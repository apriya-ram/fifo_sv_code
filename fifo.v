==> flow/design.v <==
module fifo(input [8-1:0]  data_in,
            input write_enb,
            input read,
            output [8-1:0] data_out,
            output reg full,
            output reg empty,
            input clock,
            input reset
           );
    function integer log2;
      input integer n;
      begin
       log2 = 0;
       while(2**log2 < n)
        begin
         log2=log2+1;
        end
      end
    endfunction
    parameter ADDR_WIDTH = log2(32);
    reg   [ADDR_WIDTH : 0]     rd_ptr;  
    reg   [ADDR_WIDTH : 0]     wr_ptr;  
    wire  [ADDR_WIDTH-1 : 0]  wr_loc;
    wire  [ADDR_WIDTH-1 : 0]  rd_loc;
    reg   [8-1 : 0]  mem[32-1 : 0];
    assign wr_loc = wr_ptr[ADDR_WIDTH-1 : 0];
    assign rd_loc = rd_ptr[ADDR_WIDTH-1 : 0];
    always @(posedge clock)
     begin
      if(~reset)
       begin
        wr_ptr <= 'h0;
        rd_ptr <= 'h0;
       end 
      else
       begin
        if(write_enb & (~full))
         begin
          wr_ptr <= wr_ptr+1;
         end
        if(read & (~empty))
          rd_ptr <= rd_ptr+1;
       end 
     end
    always @(rd_ptr or wr_ptr)
     begin
     empty <= 1'b0;
     full  <= 1'b0;
     if(rd_ptr[ADDR_WIDTH-1:0]==wr_ptr[ADDR_WIDTH-1:0])
      begin
        if(rd_ptr[ADDR_WIDTH]==wr_ptr[ADDR_WIDTH])
          empty <= 1'b1;
        else
          full  <= 1'b1;
      end
     end
    always @(posedge clock)
     begin
      if (write_enb)
       mem[wr_loc] <= data_in;
     end 
    assign data_out = read ? mem[rd_loc]:'h0;
endmodule
# ---- Reports on fifo
# The steps from the RTL of fifo to its reports follow in flow order.
# Lines are those of the file above, counted from 1.
# Operators: Yosys type, input widths -> output width; for muxes data width and select width s.
# Cell names lack the library's common part.
# The mark -- stands for no value.
dict set report setup {
  top_module {fifo}
  clock {clock}
  lib {sky130hd}
  corner {tt_025C_1v80}
}

# ---- Word level
# Source: Yosys, flattened and elaborated, memories not mapped. Widths are those after wreduce. Print and check cells do not count. Equal cells are merged and count once.
# Memory sizes are those after Yosys's memory passes, which may raise the word count (mostly to a power of two), join words into wider ones and drop unused or constant bits.
dict set report bits {
  rom_bits 0
  mem_count 1
  ff_bits 12
  latch_bits 0
  clocked_rd_ports_x_width 8
  ramBits 256
  wordCells 21
}
# name size width rd write_ports line_no
set mem_list {}
lappend mem_list {mem 32 8 1 1 25} ;# reg   [8-1 : 0]  mem[32-1 : 0];
dict set report classes {
  div 0
  add_sub_neg 2
  compare 0
  n_eq 2
  mux 10
  reduce_and_logical 0
  n_mul 0
  n_shift 0
  n_logic 4
}
# cell count
set op_table {}
lappend op_table {{$mux 8} 2}
lappend op_table {{$mux 5} 3}
lappend op_table {{$add 6x1->6 const B} 2}
lappend op_table {{$eq 5x5->1} 1}
lappend op_table {{$mux 1} 5}
lappend op_table {{$and 1x1->1} 2}
lappend op_table {{$not 1->1} 2}
lappend op_table {{$eq 1x1->1} 1}

# ---- Longest topological paths
# Longest topological path by Yosys (ltp), each cell counted once; first at word level (registers and memories cut), then after technology mapping (sequential cells cut; the memories' decode and read muxes count).
dict set report logic_depth {
  ltp_word 7
  abc_area 0
  ltp_mapped 7
}

# ---- After synthesis
# Yosys stat after the flow's synthesis: flattened, memories mapped to cells. It holds for the ABC_AREA given above (unset counts as 0); a run with the other value may have another netlist.
# The area totals of this step are shown rounded.
# cell count area_total_um2
set types {}
lappend types {edfxtp_1 256 7.69E+03}
lappend types {mux4_2 53 1.19E+03}
lappend types {dfxtp_1 17 340.326}
lappend types {mux4_1 11 289.027}
lappend types {mux2_2 18 202.694}
lappend types {nor2_1 43 161.405}
lappend types {mux2i_1 13 130.125}
lappend types {xor2_1 9 78.826}
lappend types {ha_1 5 62.56}
lappend types {nand2_1 16 60.058}
lappend types {a221oi_1 6 52.55}
lappend types {o221ai_1 6 52.55}
lappend types {buf_2 9 45.043}
lappend types {buf_6 4 45.043}
lappend types {and2_1 7 43.792}
lappend types {buf_12 2 40.038}
lappend types {a31oi_1 6 37.536}
lappend types {nand2b_1 6 37.536}
# Other cell types: 18; their cells: 56.
dict set report mapped {
  cell_count 543
  buf_cells 28
  ffs 273
  area_um2 11000
}

# ---- Path before layout
# Path of least setup slack by OpenSTA after synthesis, without wires, with an ideal clock, recovery checks aside; 20% of the period is set as input and as output delay. Where synthesis merged equal registers, the netlist keeps one of their names.
dict set report synth_timing {
  path_kind {flip-flop to output port}
  from {reg (name not given)}
  to {out data_out[1]}
  path_delay_ps 1705
  path_buffers 2
  t_arrival_ps 1705
  clock_period_ps 2750
  output_delay_ps 550
  path_stages 6
  path_slack_ps 495
  t_required_ps 2200
  synth_period_reached_ps 2255
}
# "path_delay_ps" = arrival - input delay + setup time.
# A path that ends at an output port has no setup time.
# "path_stages" counts driving pins, that of a launching flip-flop among them; a cell with two outputs on the path counts twice.
# "synth_period_reached_ps" = period - worst setup slack (recovery checks aside). The figure is calculated, with input and output delays left at 20% of the set period.
dict set report synth_via {
  cell_sequence {dfxtp_1 > buf_6 > buf_2 > mux4_2 > a221oi_1 > a21oi_1}
}
# element line_no
set synth_rtl {}
lappend synth_rtl {{end: declaration} 4} ;# output [8-1:0] data_out,
# No chain of elaborated cells between the ends is given.

# ---- Worst path after layout
# Path of least setup slack in the final report of stored run 1 (OpenROAD, finished layout, wires in). Where an end is a register, its clock arrival counts in the times.
# The report prints the path's times to 10 ps; the period is as set.
dict set report layout_timing {
  path_kind {flip-flop to output port}
  from {reg (name not given)}
  to {out data_out[6]}
  path_stages 9
  clock_period_ps 1470
  t_required_ps 1180
  t_arrival_ps 2540
  path_slack_ps -1370
  path_buffers 3
  output_delay_ps 290
}
dict set report layout_via {
  cell_sequence {dfxtp_2 > buf_12 > buf_12 > mux4_2 > mux2i_2 > nor2_1 > a221oi_2 > a21oi_2 > buf_2}
}
# element line_no
set layout_rtl {}
lappend layout_rtl {{end: declaration} 4} ;# output [8-1:0] data_out,
# No chain of elaborated cells between the ends is given.

Memo
Re: implementation data of fifo

fifo through Yosys and OpenROAD on sky130hd: 2 stored runs, unordered, with their settings and measured results. The constraints put input and output delay at 20% of the set period each and load the outputs with 0.01 pF.
"achievedPeriod_ps" = clock period - worst setup slack. The figure is calculated, with input and output delays left at 20% of the set period.
"worst_path_allowed_less_slack_ps": the worst setup path's part of the clock period (all of it between registers, 20% less for each end at a port) less its slack. A launch clock that arrives late makes it longer, a capture clock that arrives late makes it shorter.
"total_power_w": no workload was simulated; the value follows from the tool's default switching activity.
"worst_path_allowed_less_slack_ps" is given in steps of 10 ps.
Results are given in rounded form.

# stored run 1
==> flow/run.sh <==
#!/bin/bash
# the make line also repeats the synthesis and layout settings of config.mk as NAME=value (left out here)
make -C /OpenROAD-flow-scripts/flow DESIGN_CONFIG=/design/flow/config.mk WORK_HOME=/design/flow/orfs CLKGATE_MAP_FILE= finish
==> flow/config.mk <==
export PLATFORM = sky130hd
export DESIGN_NAME = fifo
export DESIGN_NICKNAME = fifo
export VERILOG_FILES = /design/flow/design.v
export SDC_FILE = /design/flow/constraint.sdc
export NUM_CORES = 4
export LEC_CHECK = 0
export CAP_MARGIN = 20
export CELL_PAD_IN_SITES_GLOBAL_PLACEMENT = 3
export CORE_MARGIN = 2
export CORE_UTILIZATION = 23
export CTS_CLUSTER_SIZE = 63
export GPL_TIMING_DRIVEN = 0
export MIN_ROUTING_LAYER = met1
export PLACE_DENSITY = 0.81
export SETUP_SLACK_MARGIN = 0.33
export SLEW_MARGIN = 20
==> flow/constraint.sdc <==
create_clock -name core_clock -period 1.47 [get_ports {clock}]
set_input_delay 0.2940 -clock core_clock [delete_from_list [all_inputs] [get_ports {clock}]]
set_output_delay 0.2940 -clock core_clock [all_outputs]
set_load 0.01 [all_outputs]

==> stored run 1: results <==
post_route_util_frac=0.32
final_die_area_um2=49000
fin_ws_ps=-1400
finish.stdcell_area_um2=15000
achievedPeriod_ps=2838
worst_path_allowed_less_slack_ps=2540
timing.worst_path_kind="flip-flop to output port"
total_power_w=0.019
fin_hold_ws_ps=290
fin_tns_ps=-32000
synth_area_um2=11000

# stored run 2
==> flow/run.sh <==
#!/bin/bash
# the make line also repeats the synthesis and layout settings of config.mk as NAME=value (left out here)
make -C /OpenROAD-flow-scripts/flow DESIGN_CONFIG=/design/flow/config.mk WORK_HOME=/design/flow/orfs CLKGATE_MAP_FILE= finish
==> flow/config.mk <==
export PLATFORM = sky130hd
export DESIGN_NAME = fifo
export DESIGN_NICKNAME = fifo
export VERILOG_FILES = /design/flow/design.v
export SDC_FILE = /design/flow/constraint.sdc
export NUM_CORES = 4
export LEC_CHECK = 0
export CAP_MARGIN = 20
export CORE_ASPECT_RATIO = 1.54
export CORE_MARGIN = 2
export CORE_UTILIZATION = 66
export GPL_ROUTABILITY_DRIVEN = 0
export GPL_TIMING_DRIVEN = 0
export PLACE_DENSITY_LB_ADDON = 0.3
export SETUP_SLACK_MARGIN = 0.57
export SLEW_MARGIN = 25
==> flow/constraint.sdc <==
create_clock -name core_clock -period 2.28 [get_ports {clock}]
set_input_delay 0.4560 -clock core_clock [delete_from_list [all_inputs] [get_ports {clock}]]
set_output_delay 0.4560 -clock core_clock [all_outputs]
set_load 0.01 [all_outputs]

==> stored run 2: results <==
total_power_w=0.011
final_die_area_um2=18000
post_route_util_frac=0.83
fin_hold_ws_ps=510
synth_area_um2=11000
fin_tns_ps=-5800
fin_ws_ps=-830
worst_path_allowed_less_slack_ps=2650
timing.worst_path_kind="flip-flop to output port"
finish.stdcell_area_um2=13000
achievedPeriod_ps=3107
